==> flow/design.v <==
module pdm_dac(
	input clk,
	input reset,
	input load,
	input signed [15:0] lin, rin,
	output lpdm, rpdm
);
	reg [15:0] lob, rob;
	always @(posedge clk)
	begin
		lob <= lin ^ 16'h8000;
		rob <= rin ^ 16'h8000;
	end
	reg [16:0] lsdacc, rsdacc;
	always @(posedge clk)
	begin
		lsdacc <= {1'b0,lsdacc[15:0]} + {1'b0,lob};
		rsdacc <= {1'b0,rsdacc[15:0]} + {1'b0,rob};
	end
	assign lpdm = lsdacc[16];
	assign rpdm = rsdacc[16];
endmodule
[Reports on pdm_dac]
The steps from the RTL of pdm_dac to its reports follow in flow order.
Lines are those of the file above, counted from 1.
Operators carry their Yosys type and port widths (W data, S select, Z words).
Library cell names are shortened.
The mark -- stands for no value.
Inputs
  top: pdm_dac
  clock: clk
  standard-cell library: sky130hd
  library corner: tt_025C_1v80

[After elaboration]
Source: Yosys, flattened and elaborated, memories not mapped. Widths are those after wreduce; folded enables and synchronous resets count as part of the registers. Registers that Yosys merges into a memory's read port (data or address) are not register bits. Print and check cells do not count. Equal cells are merged and count once.
Word-level totals
  register bits after elaboration: 66
  bits of input ports: 35
  output and inout bits: 2
  cells after elaboration: 8
Operators by class
  $add $sub $neg: 2
  bitwise operators: 2
Operators with widths (count)
  $add A16 B16 Y17: 2
  $not A1 Y1: 2

[Longest topological paths]
Longest topological path by Yosys (ltp), each cell counted once; first at word level (registers and memories cut), then after technology mapping (sequential cells cut; the memories' decode and read muxes count).
Depth
  depth after elaboration: 1
  ABC_AREA: 1
  depth in mapped cells: 10
  depth with buffers taken out: 10

[Synthesis result]
The flow's flattened synthesis, as Yosys stat reports it; memories are mapped. The netlist is that of the ABC_AREA named above (0 if unset); the other value can give another one.
Mapped netlist
  cell count: 440
  synthesis area: 3298.2 µm²
  sequential area: 1321.3 µm²
  flip-flops: 66
  buffer cells: 0
Cell types (count)
  dfxtp_1: 66
  nand2_1: 158
  ha_1: 32
  inv_1: 75
  xor2_1: 13
  nand2_2: 13
  nand3_1: 16
  nor2_1: 18
  a21oi_1: 12
  nor3_2: 6
  nand3_2: 5
  fa_1: 2
  inv_2: 8
  a21oi_2: 2
  nand3b_1: 2
  nand4_1: 2
  nor2_2: 2
  and2_4: 1
Not listed: further types 7, cells in them 7.

[Timing after synthesis]
Path of least setup slack by OpenSTA after synthesis, without wires, with an ideal clock, recovery checks aside; 20% of the period is set as input and as output delay. Where synthesis merged equal registers, the netlist keeps one of their names.
Timing after synthesis
  path kind: flip-flop to flip-flop
  start point: reg rob[0]
  end point: reg rsdacc[14]
  clock period: 2.09 ns
  library setup time: 0.112 ns
  arrival time: 1.398 ns
  required time: 1.978 ns
  setup slack: 0.580 ns
  path delay: 1.510 ns
  stages on the path: 11
  path buffers: 0
  period reached after synthesis: 1.51 ns
"path delay" = arrival - input delay + setup time.
"stages on the path": output pins that drive a net of the path, with the launching flip-flop's if there is one; two outputs of one cell count as two.
"period reached after synthesis" is the clock period less the worst setup slack; recovery checks do not enter. This is arithmetic on one report: input and output delays are still those of the set period (20% each).
Between the ends stands the longest chain of elaborated cells between them, by number of cells; it is not shown to be the way that was timed. Of several equally long chains one is given.
Each line given opens the expression or statement behind the cell; cells for indexed reads and writes are added by Yosys, which also makes memories of some case tables.
Between the ends, after synthesis
  cells stage by stage: dfxtp_1 -> ha_1 -> fa_1 -> nand2_1 -> nand3_1 -> nand3_1 -> nand2_1 -> nand2_1 -> nand2_1 -> nand2_1 -> nand2_1
  cells in the longest elaborated chain: 1
RTL lines, path after synthesis
  start: declaration: RTL line 8  | reg [15:0] lob, rob;
  start: assignment: RTL line 12  | rob <= rin ^ 16'h8000;
  $add A16 B16 Y17: RTL line 18  | rsdacc <= {1'b0,rsdacc[15:0]} + {1'b0,rob};
  end: assignment: RTL line 18
  end: declaration: RTL line 14  | reg [16:0] lsdacc, rsdacc;

[Path in the finished layout]
Path of least setup slack in the final report of job 1 (OpenROAD, finished layout, wires in). Where an end is a register, its clock arrival counts in the times.
Timing post-layout
  path kind: flip-flop to output port
  start point: reg rsdacc[16]
  end point: out rpdm
  clock period: 3.91 ns
  external output delay: 0.78 ns
  arrival time: 1.18 ns
  required time: 3.13 ns
  setup slack: 1.95 ns
  stages on the path: 2
  path buffers: 1
Between the ends, post-layout
  cells stage by stage: dfxtp_1 -> clkdlybuf4s50_1
  cells in the longest elaborated chain: 0
RTL lines, path post-layout
  start: declaration: RTL line 14  | reg [16:0] lsdacc, rsdacc;
  start: assignment: RTL line 18  | rsdacc <= {1'b0,rsdacc[15:0]} + {1'b0,rob};
  end: declaration: RTL line 6  | output lpdm, rpdm

Ticket comment

Record of 2 stored runs of the RTL-to-layout flow on pdm_dac, platform sky130hd. The runs are unordered. Constraints: input delay and output delay 20% of the set period each, output load 0.01 pF.
"achieved clock period (ns)" means the clock period less the worst setup slack. The figure is calculated, with input and output delays left at 20% of the set period.
"finish__power__total": no workload was simulated; the value follows from the tool's default switching activity.

settings of job 1
{
  "period_ns": 3.91,
  "CORE_UTILIZATION": 16,
  "PLACE_DENSITY_LB_ADDON": 0.09,
  "CELL_PAD_IN_SITES_GLOBAL_PLACEMENT": 0,
  "TNS_END_PERCENT": 20,
  "ABC_AREA": 1,
  "CTS_CLUSTER_DIAMETER": 360,
  "CAP_MARGIN": 5,
  "MIN_ROUTING_LAYER": "met1",
  "CORE_MARGIN": 2,
  "SLEW_MARGIN": 20
}
report of job 1
yosys chip area after synthesis (um^2): 3298.2
finish__design__die__area: 21778.4
finish__design__instance__area__stdcell: 4302.9
finish__timing__setup__ws: 1.950
finish__timing__hold__ws: 0.444
finish__power__total: 3.512e-03
achieved clock period (ns): 1.960

settings of job 2
{
  "period_ns": 1.49,
  "CORE_UTILIZATION": 47,
  "PLACE_DENSITY_LB_ADDON": 0.0,
  "CORE_ASPECT_RATIO": 0.9,
  "CELL_PAD_IN_SITES_DETAIL_PLACEMENT": 0,
  "TNS_END_PERCENT": 5,
  "GPL_TIMING_DRIVEN": 0,
  "GPL_ROUTABILITY_DRIVEN": 1,
  "CTS_CLUSTER_SIZE": 56,
  "CTS_CLUSTER_DIAMETER": 54,
  "SLEW_MARGIN": 35,
  "CAP_MARGIN": 20,
  "CORE_MARGIN": 2
}
report of job 2
yosys chip area after synthesis (um^2): 2696.3
finish__design__die__area: 6359.7
finish__design__instance__area__stdcell: 3562.2
finish__timing__setup__ws: -0.499
finish__timing__hold__ws: 0.395
finish__power__total: 8.039e-03
achieved clock period (ns): 1.989
